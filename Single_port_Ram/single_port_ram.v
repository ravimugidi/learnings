==> flow/design.v <==
`timescale 1ns / 1ps
module Single_Port_Ram(clk,data,addr,we,re);
input clk,we,re;
input [3:0]addr;
inout [7:0]data;
reg [7:0] temp;
reg [7:0]Mem[15:0];
assign data=(re && !we)?temp:8'bz;
always@(posedge clk)
  begin
     if(we && !re)
	     Mem[addr] <= data;
	  else if(!we && re)
	     temp <= Mem[addr];
  end
endmodule
Step by step through the tools: Single_Port_Ram --
The steps from the RTL of Single_Port_Ram to its reports follow in flow order. Lines are those of the file above, counted from 1. Operators carry their Yosys type and port widths (W data, S select, Z words). Cell names lack the library's common part. Not given: -
Design: design top Single_Port_Ram, clock input clk, cell library sky130hd, library corner tt_025C_1v80

After elaboration --
Counts by Yosys on the flattened word-level netlist (proc, flatten, opt, wreduce; memories kept). Register bits leave out memories and registers merged into their read ports (data or address); mux counts leave out enables and synchronous resets folded into registers. Print and check cells are left out. Cells with the same type and inputs are merged into one. Yosys's memory passes give these memory sizes; they may raise the number of words (mostly to a power of two), join words into wider ones and drop unused or constant bits.
Word-level totals: register bits after elaboration 0, RAM bits 128, word width x clocked read ports 8, memories 1, input port bits 7, word-level cells 11
Memories:
- Mem | depth 16, bits a word 8, read ports 1, wr ports 1, line 7 | reg [7:0]Mem[15:0];
Operators by class: mux-type cells 4, bitwise operators 1, reduce/logical cells 5
Operator list (count):
- $mux W8 | 2
- $mux W4 | 1
- $logic_and A1 B1 Y1 | 2
- $logic_not A1 Y1 | 2
- $reduce_and A2 Y1 | 1
- $not A1 Y1 | 1
- $mux W1 | 1

Logic depth --
Longest topological path by Yosys (ltp), each cell counted once; first at word level (registers and memories cut), then after technology mapping (sequential cells cut; the memories' decode and read muxes count).
Depth: depth after elaboration 4, ABC_AREA 0, mapped depth 5

Mapped cells and area --
Source: synth_stat.txt of the flow (Yosys; design flattened, memories mapped). It holds for the ABC_AREA given above (unset counts as 0); a run with the other value may have another netlist. The area totals of this step are shown rounded.
Mapped netlist: mapped cells 233, cell area after synthesis 5360 um^2, sequential area 4080 um^2, mapped flip-flops 136, buffer cells 13
Cells by type (count):
- edfxtp_1 | 136
- mux4_1 | 19
- mux4_2 | 13
- a22oi_1 | 16
- clkbuf_8 | 5
- nor2_1 | 13
- buf_12 | 2
- buf_6 | 3
- nand2_1 | 9
- nand4bb_1 | 2
- nor3_1 | 4
- bufbuf_8 | 1
- or4b_4 | 1
- nand2b_1 | 2
- nor2b_1 | 2
- clkdlybuf4s25_2 | 1
- nand4b_1 | 1
- and2b_1 | 1
Other cell types: 2; their cells: 2.

Worst setup path after synthesis --
Path of least setup slack by OpenSTA after synthesis, without wires, with an ideal clock, recovery checks aside; 20% of the period is set as input and as output delay. Where synthesis merged equal registers, the netlist keeps one of their names.
Path after synthesis: kind input to register, start point input addr[0], end point memory Mem[0][0], clock period 3450 ps, input delay 690 ps, setup time 383 ps, arrival 2105 ps, slack 962 ps, path delay 1798 ps, stages 4, path buffers 2, synthesis period reached 2488 ps
"path delay" = arrival - input delay + setup time. "stages": output pins that drive a net of the path, with the launching flip-flop's if there is one; two outputs of one cell count as two. "synthesis period reached" is the clock period less the worst setup slack; recovery checks do not enter. This is arithmetic on one report: input and output delays are still those of the set period (20% each). The rows between start and end are the longest chain of elaborated cells between them; the timing report does not say that the signal goes this way. Where chains are equally long, one stands for them. Each line given opens the expression or statement behind the cell; cells for indexed reads and writes are added by Yosys, which also makes memories of some case tables.
Between the ends, after synthesis: cell sequence buf_6 buf_6 or4b_4 nor3_1, cells in the longest elaborated chain 1, elaborated cells on any way between the ends 1, those cells by class mux (1)
RTL lines, path after synthesis:
- from (decl) | line 4 | input [3:0]addr;
- $mux W4 | line 11 | if(we && !re)
- to (decl) | line 7 | reg [7:0]Mem[15:0];

Timing after layout --
From the final timing report of job 1: the path of least setup slack in the routed layout; clock arrival at registers is part of the times. The report prints the path's times to 10 ps; the period is as set.
Path post-layout: kind input to register, start point input addr[0], end point memory Mem[3][1], clock period 3830 ps, input delay 770 ps, setup time 280 ps, arrival 2630 ps, slack 1320 ps, stages 4, path buffers 2
The rows between start and end are the longest chain of elaborated cells between them; the timing report does not say that the signal goes this way. Where chains are equally long, one stands for them.
Between the ends, post-layout: cell sequence buf_2 nand4b_1 nor3_1 buf_4, cells in the longest elaborated chain 1, elaborated cells on any way between the ends 1, those cells by class mux (1)
RTL lines, path post-layout:
- from (decl) | line 4 | input [3:0]addr;
- $mux W4 | line 11 | if(we && !re)
- to (decl) | line 7 | reg [7:0]Mem[15:0];

Subject: flow runs of Single_Port_Ram

Hi,

Measured data: module Single_Port_Ram, platform sky130hd, 2 stored runs of the flow under differing settings, order arbitrary. Input and output delays are each 20% of the period that was set; the output load is 0.01 pF.
"clock period achieved": clock period set for the run, less the worst setup slack. It is reckoned from that one timing run; input and output delays stay at 20% of the period that was set.
By "allowed time less slack (worst setup path)" is meant the share of the clock period that the worst setup path is allowed (20% is reserved at inputs, 20% at outputs), minus its slack. Clock arrival times at its registers enter into it.
"total design power" is the tool's figure for a default switching activity; nothing was simulated.
"allowed time less slack (worst setup path)" is given in steps of 10 ps.
Measured values are rounded.

[job 1] flow files
==> flow/run.sh <==
#!/bin/bash
# the make line also repeats the synthesis and layout settings of config.mk as NAME=value (left out here)
make -C /OpenROAD-flow-scripts/flow DESIGN_CONFIG=/design/flow/config.mk WORK_HOME=/design/flow/orfs CLKGATE_MAP_FILE= finish
==> flow/config.mk <==
export PLATFORM = sky130hd
export DESIGN_NAME = Single_Port_Ram
export DESIGN_NICKNAME = Single_Port_Ram
export VERILOG_FILES = /design/flow/design.v
export SDC_FILE = /design/flow/constraint.sdc
export NUM_CORES = 4
export LEC_CHECK = 0
export ABC_AREA = 0
export CAP_MARGIN = 20
export CELL_PAD_IN_SITES_GLOBAL_PLACEMENT = 2
export CORE_ASPECT_RATIO = 0.51
export CORE_MARGIN = 2
export CORE_UTILIZATION = 72
export CTS_CLUSTER_SIZE = 13
export HOLD_SLACK_MARGIN = 0.17
export SETUP_SLACK_MARGIN = -0.27
export SLEW_MARGIN = 20
==> flow/constraint.sdc <==
create_clock -name core_clock -period 3.83 [get_ports {clk}]
set_input_delay 0.7660 -clock core_clock [delete_from_list [all_inputs] [get_ports {clk}]]
set_output_delay 0.7660 -clock core_clock [all_outputs]
set_load 0.01 [all_outputs]

[job 1] result: standard-cell area of the final layout 6030 um^2; setup slack of the critical path 1320 ps; smallest hold slack 442 ps; synthesis area 5360 um^2; clock period achieved 2507 ps; allowed time less slack (worst setup path) 1740 ps; worst setup path kind input to register; total design power 0.00327 W; die outline area 8190 um^2; final utilization 83.7 %; total negative setup slack 0 ps

[job 2] flow files
==> flow/run.sh <==
#!/bin/bash
# the make line also repeats the synthesis and layout settings of config.mk as NAME=value (left out here)
make -C /OpenROAD-flow-scripts/flow DESIGN_CONFIG=/design/flow/config.mk WORK_HOME=/design/flow/orfs CLKGATE_MAP_FILE= finish
==> flow/config.mk <==
export PLATFORM = sky130hd
export DESIGN_NAME = Single_Port_Ram
export DESIGN_NICKNAME = Single_Port_Ram
export VERILOG_FILES = /design/flow/design.v
export SDC_FILE = /design/flow/constraint.sdc
export NUM_CORES = 4
export LEC_CHECK = 0
export CAP_MARGIN = 20
export CORE_MARGIN = 2
export CORE_UTILIZATION = 40
export SLEW_MARGIN = 20
==> flow/constraint.sdc <==
create_clock -name core_clock -period 3.9 [get_ports {clk}]
set_input_delay 0.7800 -clock core_clock [delete_from_list [all_inputs] [get_ports {clk}]]
set_output_delay 0.7800 -clock core_clock [all_outputs]
set_load 0.01 [all_outputs]

[job 2] result: setup slack of the critical path 1240 ps; clock period achieved 2657 ps; total negative setup slack 0 ps; allowed time less slack (worst setup path) 1880 ps; worst setup path kind input to register; standard-cell area of the final layout 6200 um^2; final utilization 47.0 %; synthesis area 5360 um^2; total design power 0.00343 W; die outline area 14300 um^2; smallest hold slack 464 ps

Regards
