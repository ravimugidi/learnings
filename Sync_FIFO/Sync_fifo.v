==> flow/design.v <==
`timescale 1ns / 1ps
module Sync_FIFO(data_out,full,empty,data_in,clk,rst_a,wr_en,rd_en);
parameter data_width= 8;
parameter address_width= 4;
parameter ram_depth = 16;
output reg [data_width-1:0] data_out;
output full,empty;
input clk,rst_a,wr_en,rd_en;
input [data_width-1:0] data_in;
reg [address_width-1:0] wr_pointer;
reg [address_width-1:0] rd_pointer;
reg [address_width:0] status_count;
wire [data_width-1:0] data_ram;
always@(posedge clk,posedge rst_a)
  begin
    if(rst_a)
	   wr_pointer =0;
	 else
	   begin
		  if(wr_en)
		    wr_pointer = wr_pointer+1;
		end
  end
always@(posedge clk or posedge rst_a)
 begin
   if(rst_a)
	  rd_pointer =0;
	 else
	   begin
		  if(rd_en)
		    rd_pointer = rd_pointer+1;
		end
 end
 always@(posedge clk, posedge rst_a)
  begin
    if(rst_a)
	   data_out =0;
	 else
	   begin
		  if(rd_en)
		    data_out = data_ram;
		end
  end
always@(posedge clk,posedge rst_a)
 begin
  if(rst_a)
    status_count =0;
  else if((wr_en && !rd_en) && (status_count !=ram_depth))
       status_count = status_count+1;
  else if((!wr_en && rd_en) && (status_count !=0))
       status_count = status_count-1;
 end
 assign full =(status_count==(ram_depth));
 assign empty = (status_count == 0);
 Dua_port_Ram UUT(.we(wr_en),.re(rd_en),.clk(clk),.re_addr(rd_pointer),.wr_addr(wr_pointer),.din(data_in),.dout(data_ram));
endmodule
module Dua_port_Ram(we,re,clk,re_addr,wr_addr,din,dout);
  input we,re,clk;
  input [3:0]re_addr,wr_addr;
  input [7:0]din;
  output reg [7:0]dout;
  reg [7:0]Mem[15:0];
  always@(posedge clk) 
  begin
   if(we) Mem[wr_addr] <= din;
	if(re) dout <= Mem[re_addr];
  end
endmodule
== Reports on Sync_FIFO ==
The steps from the RTL of Sync_FIFO to its reports follow in flow order.
Line numbers count from 1 in the design file above.
Operators carry their Yosys type and port widths (W data, S select, Z words).
Cell names lack the library's common part.
The mark n/a stands for no value.
Inputs
  top: Sync_FIFO
  clock port: clk
  library: sky130hd
  corner: tt_025C_1v80

== Elaborated design ==
Counts by Yosys on the flattened word-level netlist (proc, flatten, opt, wreduce; memories kept). Register bits leave out memories and registers merged into their read ports (data or address). Print and check cells are left out. Cells with the same type and inputs are merged into one.
Memory sizes are those after Yosys's memory passes, which may raise the word count (mostly to a power of two), join words into wider ones and drop unused or constant bits.
Bit counts
  memories kept: 1
  input port bits: 12
  register bits after elaboration: 21
  word width x clocked read ports: 8
  RAM bits: 128
  output and inout bits: 10
  elaborated cells: 25
Cells by class
  $add $sub $neg: 4
  muxes and demuxes: 5
  reduce/logical cells: 9
  equality and inequality tests: 2
Memories
  UUT.Mem: depth 16, width 8, rd ports 1, write ports 1, line 62  | reg [7:0]Mem[15:0];
Operators by type and width (number)
  $mux W5: 2
  $add A4 B1 Y4 const B: 2
  $mux W8: 1
  $add A5 B1 Y5 const B: 1
  $sub A5 B1 Y5 const B: 1
  $eq A5 B5 Y1 const B: 1
  $ne A5 B5 Y1 const B: 1
  $logic_not A5 Y1: 1
  $reduce_bool A5 Y1: 1
  $logic_and A1 B1 Y1: 4
  $mux W4: 1
  $logic_not A1 Y1: 2
  $reduce_bool A2 Y1: 1
  $mux W1: 1

== Logic depth ==
Depth = most cells in a row (Yosys ltp): at word level without a register or memory, in the mapped netlist without a sequential cell, where the memories' decode and read muxes count.
Depth
  depth after elaboration: 5
  ABC_AREA: 1
  gate-level depth with buffers: 12

== Synthesis result ==
Yosys stat after the flow's synthesis: flattened, memories mapped to cells. It holds for the ABC_AREA given above (unset counts as 0); a run with the other value may have another netlist.
Cells by type
  edfxtp_1: number 136, area in all 4.08E+03 µm²
  nand2_1: number 221, area in all 829.546 µm²
  nand3_1: number 109, area in all 545.523 µm²
  dfrtp_1: number 21, area in all 525.504 µm²
  inv_1: number 111, area in all 416.65 µm²
  ha_1: number 8, area in all 100.096 µm²
  nor2_1: number 22, area in all 82.579 µm²
  buf_2: number 15, area in all 75.072 µm²
  xor2_1: number 7, area in all 61.309 µm²
  buf_6: number 4, area in all 45.043 µm²
  buf_4: number 5, area in all 37.536 µm²
  fa_1: number 1, area in all 20.019 µm²
  nand4_1: number 2, area in all 12.512 µm²
  o21ai_0: number 2, area in all 10.01 µm²
  clkbuf_1: number 2, area in all 7.507 µm²
  inv_2: number 2, area in all 7.507 µm²
  nand3b_1: number 1, area in all 7.507 µm²
  a21oi_1: number 1, area in all 5.005 µm²
Other cell types: 2; their cells: 2.
Mapped netlist
  buffer cells: 27
  synthesis area: 6881.6 µm²
  standard cells after synthesis: 672
  flip-flop cells: 157

== Timing after synthesis ==
OpenSTA on the mapped netlist: ideal clock, no wires. The path of least setup slack (recovery checks aside). Input and output delay are each 20% of the period. Register names are those of the netlist, which keeps one name where synthesis merged equal registers.
Timing after synthesis
  path kind: input to register
  start point: in wr_en
  end point: reg status_count[4]
  required time: 3.324 ns
  input delay: 0.688 ns
  clock period: 3.44 ns
  path buffers: 1
  time at the first pin: 0.688 ns
  stages on the path: 11
  library setup time: 0.116 ns
  delay of the path: 1.386 ns
  arrival time: 1.958 ns
  setup slack: 1.365 ns
  synthesis period reached: 2.075 ns
"delay of the path" is the arrival time less input delay plus setup time.
"stages on the path": output pins that drive a net of the path, with the launching flip-flop's if there is one; two outputs of one cell count as two.
"synthesis period reached" = period - worst setup slack (recovery checks aside). The figure is calculated, with input and output delays left at 20% of the set period.
The rows between start and end are the longest chain of elaborated cells between them; the timing report does not say that the signal goes this way. Where chains are equally long, one stands for them.
A line is the first line of the expression or statement that the cell stems from. Yosys adds cells for indexed reads and writes and turns some case tables into memories.
At most two assigning lines are given for a register; there are more.
Between the ends, after synthesis
  cell sequence: buf_4 inv_1 nor2_1 nand2_1 fa_1 nand3_1 nand3_1 nand3_1 nand2_1 nand2_1 nand2_1
  cells in the longest elaborated chain: 5
  elaborated cells on any way between the ends: 8
RTL lines, path after synthesis
  start, declared: line 8  | input clk,rst_a,wr_en,rd_en;
  $logic_not A1 Y1: line 50  | else if((!wr_en && rd_en) && (status_count !=0))
  $logic_and A1 B1 Y1 (2 in a row): line 50
  $mux W5: line 50
  $mux W5: line 48  | else if((wr_en && !rd_en) && (status_count !=ram_depth))
  end, assigned: line 49  | status_count = status_count+1;
  end, assigned: line 51  | status_count = status_count-1;
  end, declared: line 12  | reg [address_width:0] status_count;

== Timing after layout ==
From the final timing report of job 1: the path of least setup slack in the routed layout; clock arrival at registers is part of the times.
Timing after layout
  path kind: register to output
  start point: reg status_count[0]
  end point: out empty
  arrival time: 1.77 ns
  path buffers: 1
  clock period: 2.1 ns
  required time: 1.68 ns
  setup slack: -0.09 ns
  stages on the path: 5
  time at the first pin: 0.43 ns
The rows between start and end are the longest chain of elaborated cells between them; the timing report does not say that the signal goes this way. Where chains are equally long, one stands for them.
At most two assigning lines are given for a register; there are more.
Between the ends, after layout
  cell sequence: dfrtp_2 nor2_2 nand3_1 inv_1 clkdlybuf4s50_1
  cells in the longest elaborated chain: 1
  elaborated cells on any way between the ends: 1
RTL lines, path after layout
  start, declared: line 12  | reg [address_width:0] status_count;
  start, assigned: line 49  | status_count = status_count+1;
  start, assigned: line 51  | status_count = status_count-1;
  $logic_not A5 Y1: line 54  | assign empty = (status_count == 0);
  end, declared: line 7  | output full,empty;

# Flow runs of Sync_FIFO

Module Sync_FIFO, platform sky130hd: 2 stored runs of the flow (Yosys, OpenROAD) with differing settings, in no particular order. Input and output delays are each 20% of the period that was set; the output load is 0.01 pF.
"achieved clock period (ns)": clock period set for the run, less the worst setup slack. It is reckoned from that one timing run; input and output delays stay at 20% of the period that was set.
"worst setup path time (ns)": the worst setup path's part of the clock period (all of it between registers, 20% less for each end at a port) less its slack. A launch clock that arrives late makes it longer, a capture clock that arrives late makes it shorter.
"finish__power__total" is the tool's figure for a default switching activity; nothing was simulated.

Flow files of job 1
==> flow/run.sh <==
#!/bin/bash
# the make line also repeats the synthesis and layout settings of config.mk as NAME=value (left out here)
make -C /OpenROAD-flow-scripts/flow DESIGN_CONFIG=/design/flow/config.mk WORK_HOME=/design/flow/orfs CLKGATE_MAP_FILE= finish
==> flow/config.mk <==
export PLATFORM = sky130hd
export DESIGN_NAME = Sync_FIFO
export DESIGN_NICKNAME = Sync_FIFO
export VERILOG_FILES = /design/flow/design.v
export SDC_FILE = /design/flow/constraint.sdc
export NUM_CORES = 4
export LEC_CHECK = 0
export ABC_AREA = 1
export CAP_MARGIN = 20
export CELL_PAD_IN_SITES_DETAIL_PLACEMENT = 2
export CORE_ASPECT_RATIO = 1.52
export CORE_MARGIN = 6
export CORE_UTILIZATION = 22
export HOLD_SLACK_MARGIN = 0.22
export MAX_ROUTING_LAYER = met5
export PLACE_DENSITY = 0.71
export SETUP_SLACK_MARGIN = -0.17
export SLEW_MARGIN = 30
export TNS_END_PERCENT = 20
==> flow/constraint.sdc <==
create_clock -name core_clock -period 2.1 [get_ports {clk}]
set_input_delay 0.4200 -clock core_clock [delete_from_list [all_inputs] [get_ports {clk}]]
set_output_delay 0.4200 -clock core_clock [all_outputs]
set_load 0.01 [all_outputs]

report of job 1
yosys chip area after synthesis (um^2): 6881.6
finish__design__die__area: 35762.4
finish__design__instance__area__stdcell: 8274.2
finish__design__instance__utilization: 0.2700
finish__timing__setup__ws: -0.085
finish__timing__setup__tns: -0.085
finish__timing__hold__ws: 0.347
finish__power__total: 1.117e-02
achieved clock period (ns): 2.185
worst setup path time (ns): 1.77
worst setup path kind: register to output

Flow files of job 2
==> flow/run.sh <==
#!/bin/bash
# the make line also repeats the synthesis and layout settings of config.mk as NAME=value (left out here)
make -C /OpenROAD-flow-scripts/flow DESIGN_CONFIG=/design/flow/config.mk WORK_HOME=/design/flow/orfs CLKGATE_MAP_FILE= finish
==> flow/config.mk <==
export PLATFORM = sky130hd
export DESIGN_NAME = Sync_FIFO
export DESIGN_NICKNAME = Sync_FIFO
export VERILOG_FILES = /design/flow/design.v
export SDC_FILE = /design/flow/constraint.sdc
export NUM_CORES = 4
export LEC_CHECK = 0
export CAP_MARGIN = 30
export CELL_PAD_IN_SITES_DETAIL_PLACEMENT = 2
export CELL_PAD_IN_SITES_GLOBAL_PLACEMENT = 2
export CORE_MARGIN = 2
export CORE_UTILIZATION = 36
export CTS_CLUSTER_SIZE = 85
export PLACE_DENSITY = 0.86
export SETUP_SLACK_MARGIN = 0.12
export SLEW_MARGIN = 0
export TNS_END_PERCENT = 70
==> flow/constraint.sdc <==
create_clock -name core_clock -period 5.0 [get_ports {clk}]
set_input_delay 1.0000 -clock core_clock [delete_from_list [all_inputs] [get_ports {clk}]]
set_output_delay 1.0000 -clock core_clock [all_outputs]
set_load 0.01 [all_outputs]

report of job 2
yosys chip area after synthesis (um^2): 6454.9
finish__design__die__area: 19017.8
finish__design__instance__area__stdcell: 7480.9
finish__design__instance__utilization: 0.4295
finish__timing__setup__ws: 1.551
finish__timing__setup__tns: 0.000
finish__timing__hold__ws: 0.480
finish__power__total: 4.240e-03
achieved clock period (ns): 3.449
worst setup path time (ns): 2.45
worst setup path kind: input to register
